==> flow/design.v <==
module REG_IF_own (
    input               clk,
    input               rstn,
    input       [3:0]   paddr_i,    
    input       [31:0]  pwdata_i,   
    input               psel_i,     
    input               penable_i,
    input               pwrite_i,
    input               st_error,        
    input               p_error,         
    input               rx_fifo_rempty,  
    input       [4:0]   rx_fifo_cnt,     
    input       [7:0]   rx_data,         
    input               tx_fifo_wfull,   
    input       [4:0]   tx_fifo_cnt,     
    output  reg         uart_int_o,      
    output  reg [31:0]  prdata_o,
    output  reg         st_check,
    output  reg         p_error_ack,
    output  reg         st_error_ack,
    output  reg         rx_fifo_rst,
    output  reg         stop_bit,
    output  reg [3:0]   two_tx_delay,
    output  reg [7:0]   tx_data,
    output  reg          tx_fifo_rst,
    output reg          check,
    output reg          parity,
    output reg          rx_fifo_rd_en,
    output reg          tx_fifo_wr_en,
    output reg [9:0]    baud_div
);
reg  [31:0]     uart_tx;              
reg  [31:0]     uart_rx;              
reg  [31:0]     uart_baud;            
reg  [31:0]     uart_conf;            
reg  [31:0]     uart_rxtrig;          
reg  [31:0]     uart_txtrig;          
reg  [31:0]     uart_delay;           
reg  [31:0]     uart_status;          
reg  [31:0]     uart_rxfifo_stat;     
reg  [31:0]     uart_txfifo_stat;     
reg             rx_state;                
reg  [1:0]      tx_state;             
reg             rx_state_int;             
reg             tx_state_int;             
reg             uart_status3_delay1;
reg             uart_status3_delay2;
wire            neg_uart_status3;
reg             uart_status2_delay1;
reg             uart_status2_delay2;
wire            neg_uart_status2;
reg             st_error_syn1;
reg             st_error_syn2;
reg             st_error_syn3;
wire            st_error_syn;
reg             p_error_syn1;
reg             p_error_syn2;
reg             p_error_syn3;
wire            p_error_syn;
always@(posedge clk or negedge rstn) begin
    if(!rstn) begin
        uart_status3_delay1 <= 1'b0;
        uart_status3_delay2 <= 1'b0;
    end
    else begin
        uart_status3_delay1 <= uart_status[3];
        uart_status3_delay2 <= uart_status3_delay1;
    end
end
assign  neg_uart_status3 = (!uart_status3_delay1) && uart_status3_delay2;
always@(posedge clk or negedge rstn) begin
    if(!rstn) begin
        uart_status2_delay1 <= 1'b0;
        uart_status2_delay2 <= 1'b0;
    end
    else begin
        uart_status2_delay1 <= uart_status[2];
        uart_status2_delay2 <= uart_status2_delay1;
    end
end
assign  neg_uart_status2 = (!uart_status2_delay1) && uart_status2_delay2;
always@(posedge clk or negedge rstn) begin
    if(!rstn) begin
        p_error_syn1 <= 1'b0;
        p_error_syn2 <= 1'b0;
        p_error_syn3 <= 1'b0;
    end
    else begin
        p_error_syn1 <= p_error;
        p_error_syn2 <= p_error_syn1;
        p_error_syn3 <= p_error_syn2;
    end
end
assign  p_error_syn = p_error_syn2 && (!p_error_syn3);
always@(posedge clk or negedge rstn) begin
    if(!rstn) begin
        st_error_syn1 <= 1'b0;
        st_error_syn2 <= 1'b0;
        st_error_syn3 <= 1'b0;
    end
    else begin
        st_error_syn1 <= st_error;
        st_error_syn2 <= st_error_syn1;
        st_error_syn3 <= st_error_syn2;
    end
end
assign  st_error_syn = st_error_syn2 && (!st_error_syn3);
always@(posedge clk or negedge rstn) begin
    if(!rstn) begin
        uart_tx     <= 32'h0;
        uart_baud   <= 32'hf152;
        uart_conf   <= 32'h34;
        uart_rxtrig <= 32'h1;
        uart_txtrig <= 32'h0;
        uart_delay  <= 32'h2;
    end
    else begin
        if(psel_i && penable_i && pwrite_i) begin
            case(paddr_i)
            4'h0:
                uart_tx     <= pwdata_i;
            4'h2:
                uart_baud   <= pwdata_i;
            4'h3:
                uart_conf   <= pwdata_i;
            4'h4:
                uart_rxtrig <= pwdata_i;
            4'h5:
                uart_txtrig <= pwdata_i;
            4'h6:
                uart_delay  <= pwdata_i;
            endcase
        end
    end
end
always@(posedge clk or negedge rstn) begin
    if(!rstn) begin
        prdata_o <= 32'h0;
    end
    else begin
        if(psel_i && (!penable_i) && (!pwrite_i)) begin
            case(paddr_i)
            4'h0:
                prdata_o <= uart_tx;
            4'h1:
                prdata_o <= uart_rx;
            4'h2:
                prdata_o <= uart_baud;
            4'h3:
                prdata_o <= uart_conf;
            4'h4:
                prdata_o <= uart_rxtrig;
            4'h5:
                prdata_o <= uart_txtrig;
            4'h6:
                prdata_o <= uart_delay;
            4'h7:
                prdata_o <= uart_status;
            4'h8:
                prdata_o <= uart_rxfifo_stat;
            4'h9:
                prdata_o <= uart_txfifo_stat;
            endcase
        end
    end
end
always@(posedge clk or negedge rstn) begin
    if(!rstn) begin
        uart_rxfifo_stat <= 32'h0;
        uart_txfifo_stat <= 32'h0;
    end
    else begin
        uart_rxfifo_stat <= {27'b0,rx_fifo_cnt};
        uart_txfifo_stat <= {27'b0,tx_fifo_cnt};
    end
end
always@(posedge clk or negedge rstn) begin
    if(!rstn) begin
        rx_fifo_rd_en <= 1'b0;
        rx_state       <= 1'b0;
    end
    else begin
        case(rx_state)
        1'b0: begin
            if(psel_i && (!penable_i)&&(!pwrite_i)&&(paddr_i==4'h7)) begin
                if(uart_status[1] && !rx_fifo_rempty) begin
                    rx_fifo_rd_en <= 1'b1;
                    rx_state        <= 1'b1;
                end
            end
            if(psel_i &&(!penable_i)&&(!pwrite_i)&&(paddr_i==4'h1)) begin
                rx_fifo_rd_en <= 1'b1;
                rx_state        <= 1'b1;
            end
        end
        1'b1: begin
            rx_fifo_rd_en <= 1'b0;
            rx_state        <= 1'b0;
        end
        endcase
    end
end
always@(posedge clk or negedge rstn) begin
    if(!rstn) begin
        tx_fifo_wr_en <= 1'b0;
        tx_state     <= 2'b0;
    end
    else begin
        case(tx_state)
        2'b0: begin
            if(psel_i && penable_i && pwrite_i && (paddr_i==4'h0)) begin
                tx_state <= 2'b01;
            end
        end
        2'b01: begin
            tx_state    <= 2'b10;
            tx_fifo_wr_en <= 1'b1;
        end
        2'b10: begin
            tx_fifo_wr_en <= 1'b0;
            tx_state     <= 2'b0;
        end
        endcase
    end
end
always@(posedge clk or negedge rstn) begin
    if(!rstn) begin
        p_error_ack  <= 1'b0;
        st_error_ack <= 1'b0;
        uart_status  <= 32'h0;
        rx_state_int     <= 1'b0;
        tx_state_int     <= 1'b0;
    end
    else begin
        if(st_error_syn) begin
            uart_status[3]   <= 1'b1;
        end
        else begin
            if(neg_uart_status3) begin
                st_error_ack <= 1'b1;
            end
            else begin
                if(!st_error_syn2) begin
                    st_error_ack <= 1'b0;
                end
            end
        end
        if(p_error_syn) begin
            uart_status[2]   <= 1'b1;
        end
        else begin
            if(neg_uart_status2) begin
                p_error_ack  <= 1'b1;
            end
            else begin
                if(!p_error_syn2) begin
                    p_error_ack  <= 1'b0;
                end
            end
        end
        case(rx_state_int)
        1'b0: begin
            if(rx_fifo_cnt == (uart_rxtrig[3:0] - 1'b1)) begin
                rx_state_int      <= 1'b1;
            end
            else begin
                rx_state_int      <= 1'b0;
            end
        end
        1'b1: begin
            if(rx_fifo_cnt == uart_rxtrig[3:0]) begin
                uart_status[1] <= 1'b1;
                rx_state_int       <= 1'b0;
            end
            else begin
                rx_state_int       <= 1'b1;
            end
        end
        endcase
        case(tx_state_int)
        1'b0: begin
            if(tx_fifo_cnt == (uart_txtrig[3:0] + 1'b1)) begin
                tx_state_int       <= 1'b1;
            end
            else begin
                tx_state_int       <= 1'b0;
            end
        end
        1'b1: begin
            if(tx_fifo_cnt == uart_txtrig[3:0]) begin
                uart_status[0] <= 1'b1;
                tx_state_int       <= 1'b0;
            end
            else begin
                tx_state_int       <= 1'b1;
            end
        end
        endcase
        if(psel_i && penable_i && pwrite_i && (paddr_i==4'h7)) begin
            uart_status <= uart_status & (~pwdata_i);
        end
    end
end
always @(posedge clk or negedge rstn) begin
    if(!rstn) begin
	      uart_int_o <= 1'b0;
		end
	  else begin
	      if(|uart_status[3:0]) begin
            uart_int_o <= 1'b1;
        end
		    else begin
            uart_int_o <= 1'b0;
        end
		end
end
always@(posedge clk or negedge rstn) begin
    if(!rstn) begin
        uart_rx <= 8'h0;
    end
    else begin
        uart_rx <= {24'b0,rx_data};
    end
end
always@(posedge clk or negedge rstn) begin
    if(!rstn) begin
        tx_data         <= 8'h0;
        baud_div        <= 10'h152;
        rx_fifo_rst     <= 1'b0;
        tx_fifo_rst     <= 1'b0;
        st_check        <= 1'b0;
        stop_bit        <= 1'b0;
        parity          <= 1'b0;
        check           <= 1'b0;
        two_tx_delay    <= 4'h2;
    end
    else begin
        tx_data         <= uart_tx[7:0];
        baud_div        <= uart_baud[9:0];
        rx_fifo_rst     <= uart_conf[15];
        tx_fifo_rst     <= uart_conf[14];
        st_check        <= uart_conf[3];
        stop_bit        <= uart_conf[2];
        parity          <= uart_conf[1];
        check           <= uart_conf[0];
        two_tx_delay    <= uart_delay[3:0];
    end
end
endmodule
# From RTL to reports: REG_IF_own
# What the tools print for REG_IF_own, step after step.
# Lines are those of the file above, counted from 1.
# Cell names lack the library's common part.
# A cell with - has no value.
# inputs
top	REG_IF_own
clk_port	clk
lib	sky130hd
lib_corner	tt_025C_1v80

# Elaborated design
# Source: Yosys, flattened and elaborated, memories not mapped. Widths are those after wreduce. Registers that Yosys merges into a memory's read port (data or address) are not register bits. Print and check cells do not count. Equal cells are merged and count once.
# word_totals
input_bits	63
clocked_rd_ports_x_width	0
memories	0
latch_bits	0
ramBits	0
out_inout_bits	65
register_bits	322
mem_bits_ro	0
elab_cells	150
# classes
muxes	33
n_cmp	0
reduce_and_logical	45
n_eq	20
shift	0
logic	7
add_sub_neg	2
n_div	0
mul	0
# op_table
cell	count
case mux 32 bit (select 10 bit)	1
bitwise AND 32 bit	1
NOT 32 bit	1
AND reduction 2 bit	13
2-to-1 mux 1 bit	26
equality test 4 x 3 -> 1 bit (second input constant)	4
nonzero test 2 bit	7
logical AND 1 bit	13
nonzero test 10 bit	1
equality test 5 x 4 -> 1 bit	2
equality test 5 bit	2
equality test 4 x 2 -> 1 bit (second input constant)	2
equality test 4 bit (second input constant)	2
case mux 1 bit (select 2 bit)	4
logical NOT 1 bit	7
inequality test 3 bit (second input constant)	2
case mux 2 bit (select 3 bit)	1
NOT 1 bit	5
adder 4 x 1 -> 5 bit (second input constant)	1
subtractor 4 x 1 -> 5 bit (second input constant)	1
inequality test 2 x 1 -> 1 bit (second input constant)	2
equality test 4 x 1 -> 1 bit (second input constant)	1
logical NOT 4 bit	1
OR reduction 4 bit	1
nonzero test 3 bit	1
equality test 2 x 1 -> 1 bit (second input constant)	1
equality test 2 bit (second input constant)	1
inequality test 2 bit (second input constant)	1
# Not listed: further kinds 2, cells in them 2.

# Depth
# Depth = most cells in a row (Yosys ltp): at word level without a register or memory, in the mapped netlist without a sequential cell, where the memories' decode and read muxes count.
# logic_depth
depth_word	7
ABC_AREA	0
mapped_depth	8
depth_no_buf	7

# Netlist
# Source: synth_stat.txt of the flow (Yosys; design flattened, memories mapped). It holds for the ABC_AREA given above (unset counts as 0); a run with the other value may have another netlist.
# synth_totals
buffers	67
mapped_area_um2	13639.3
ffs	323
mapped_cells	1041
sequential_area_um2	8106.5
# by_type
type	count	type_area_um2
dfrtp_1	304	7.61E+03
mux2_2	187	2105.77
dfstp_2	19	499.229
o21ai_0	83	415.398
mux2i_1	29	290.278
o221a_2	20	225.216
a21boi_0	28	210.202
nand2_1	54	202.694
buf_2	36	180.173
a21oi_1	25	125.12
a22o_1	12	105.101
inv_1	25	93.84
buf_4	11	82.579
a221oi_1	9	78.826
o2bb2ai_1	9	78.826
nor2_1	20	75.072
xnor2_1	8	70.067
mux4_2	3	67.565
# Other cell types: 45; their cells: 159.

# Path before layout
# OpenSTA on the mapped netlist: ideal clock, no wires. The path of least setup slack (recovery checks aside). Input and output delay are each 20% of the period. Register names are those of the netlist, which keeps one name where synthesis merged equal registers.
# synth_timing
kind	input -> register
start	input penable_i
end	register prdata_o[2]
setup_time_ns	0.130
t_first_pin_ns	0.446
clock_period_ns	2.23
path_buffers	1
setup_slack_ns	0.439
in_delay_ns	0.446
path_delay_ns	1.345
required_time_ns	2.100
t_arrival_ns	1.661
path_stages	6
period_less_setup_slack_ns	1.791
# "path_delay_ns" = arrival - input delay + setup time.
# "path_stages": output pins that drive a net of the path, with the launching flip-flop's if there is one; two outputs of one cell count as two.
# "period_less_setup_slack_ns" = period - worst setup slack (recovery checks aside). The figure is calculated, with input and output delays left at 20% of the set period.
# The rows between start and end are the longest chain of elaborated cells between them; the timing report does not say that the signal goes this way. Where chains are equally long, one stands for them.
# Each line given opens the expression or statement behind the cell; cells for indexed reads and writes are added by Yosys, which also makes memories of some case tables.
# A register here has more assigning lines than the two given.
# synth_via
path_cell_list	or3b_1 -> a21o_1 -> buf_2 -> a221o_1 -> a221oi_2 -> a211oi_1
elab_chain_cells	4
cells_between	4
classes_between	4 x reduce/logical
# synth_lines
element	line_no	source
from (decl)	7	input               penable_i,
logical NOT 1 bit	141	if(psel_i && (!penable_i) && (!pwrite_i)) begin
logical AND 1 bit x2	141
AND reduction 2 bit	-
to (assign)	144	prdata_o <= uart_tx;
to (assign)	146	prdata_o <= uart_rx;
to (decl)	17	output  reg [31:0]  prdata_o,

# Path in the finished layout
# Path of least setup slack in the final report of stored run 1 (OpenROAD, finished layout, wires in). Where an end is a register, its clock arrival counts in the times.
# layout_timing
kind	register -> register
start	register uart_txtrig[3]
end	register prdata_o[3]
required_time_ns	1.78
t_first_pin_ns	0.50
t_arrival_ns	1.82
setup_time_ns	0.12
path_buffers	0
clock_period_ns	1.4
setup_slack_ns	-0.04
path_stages	5
# The rows between start and end are the longest chain of elaborated cells between them; the timing report does not say that the signal goes this way. Where chains are equally long, one stands for them.
# A register here has more assigning lines than the two given.
# layout_via
path_cell_list	dfrtp_2 -> mux2_4 -> a221o_1 -> a221oi_2 -> a211oi_1
elab_chain_cells	1
cells_between	1
lines_between	1
classes_between	1 x mux
# layout_lines
element	line_no	source
from (decl)	37	reg  [31:0]     uart_txtrig;
from (assign)	114	uart_txtrig <= 32'h0;
from (assign)	129	uart_txtrig <= pwdata_i;
case mux 32 bit (select 10 bit)	142	case(paddr_i)
to (assign)	144	prdata_o <= uart_tx;
to (assign)	146	prdata_o <= uart_rx;
to (decl)	17	output  reg [31:0]  prdata_o,

# Record of 2 stored runs of the RTL-to-layout flow on REG_IF_own, platform sky130hd. The runs are unordered. Constraints: input delay and output delay 20% of the set period each, output load 0.01 pF.
# "achieved_period_ns" means the clock period less the worst setup slack. The figure is calculated, with input and output delays left at 20% of the set period.
# "worstPathTime_ns" is the time allowed to the run's worst setup path (the clock period less input and output delay, where it has them) less its slack. Clock arrival times count: a late capture clock shortens it, a late launch clock lengthens it.
# By "totalPower_w" is meant OpenSTA's value without simulated activity: inputs other than the clock are taken to toggle once in ten clock periods, and the tool carries that through the logic.
# Among the settings, n/a means not set for that run.
stored run	period_ns	CORE_UTILIZATION	SETUP_SLACK_MARGIN	PLACE_DENSITY_LB_ADDON	CELL_PAD_IN_SITES_GLOBAL_PLACEMENT	CELL_PAD_IN_SITES_DETAIL_PLACEMENT	TNS_END_PERCENT	CAP_MARGIN	SLEW_MARGIN	MAX_ROUTING_LAYER	CORE_MARGIN	CORE_ASPECT_RATIO	ABC_AREA	GPL_ROUTABILITY_DRIVEN	CTS_CLUSTER_SIZE	setup_tns_ns	totalPower_w	total_die_area_um2	timing.setup.ws_ns	hold_ws_ns	final_stdcell_area_um2	ys_area_um2	worstPathTime_ns	path_kind	achieved_period_ns	layout_utilization_pct
stored run 1	1.4	46	0.38	0.11	3	0	10	10	25	met5	2	n/a	n/a	n/a	n/a	-0.049	0.024395	31044.7	-0.040	0.210	18935.7	13639.3	1.44	register -> register	1.440	64.4
stored run 2	1.98	63	0.59	n/a	n/a	n/a	n/a	40	20	met4	2	0.64	1	0	82	0.000	0.016126	22579.8	0.398	0.281	16926.2	13460.4	1.19	register -> output	1.582	81.3
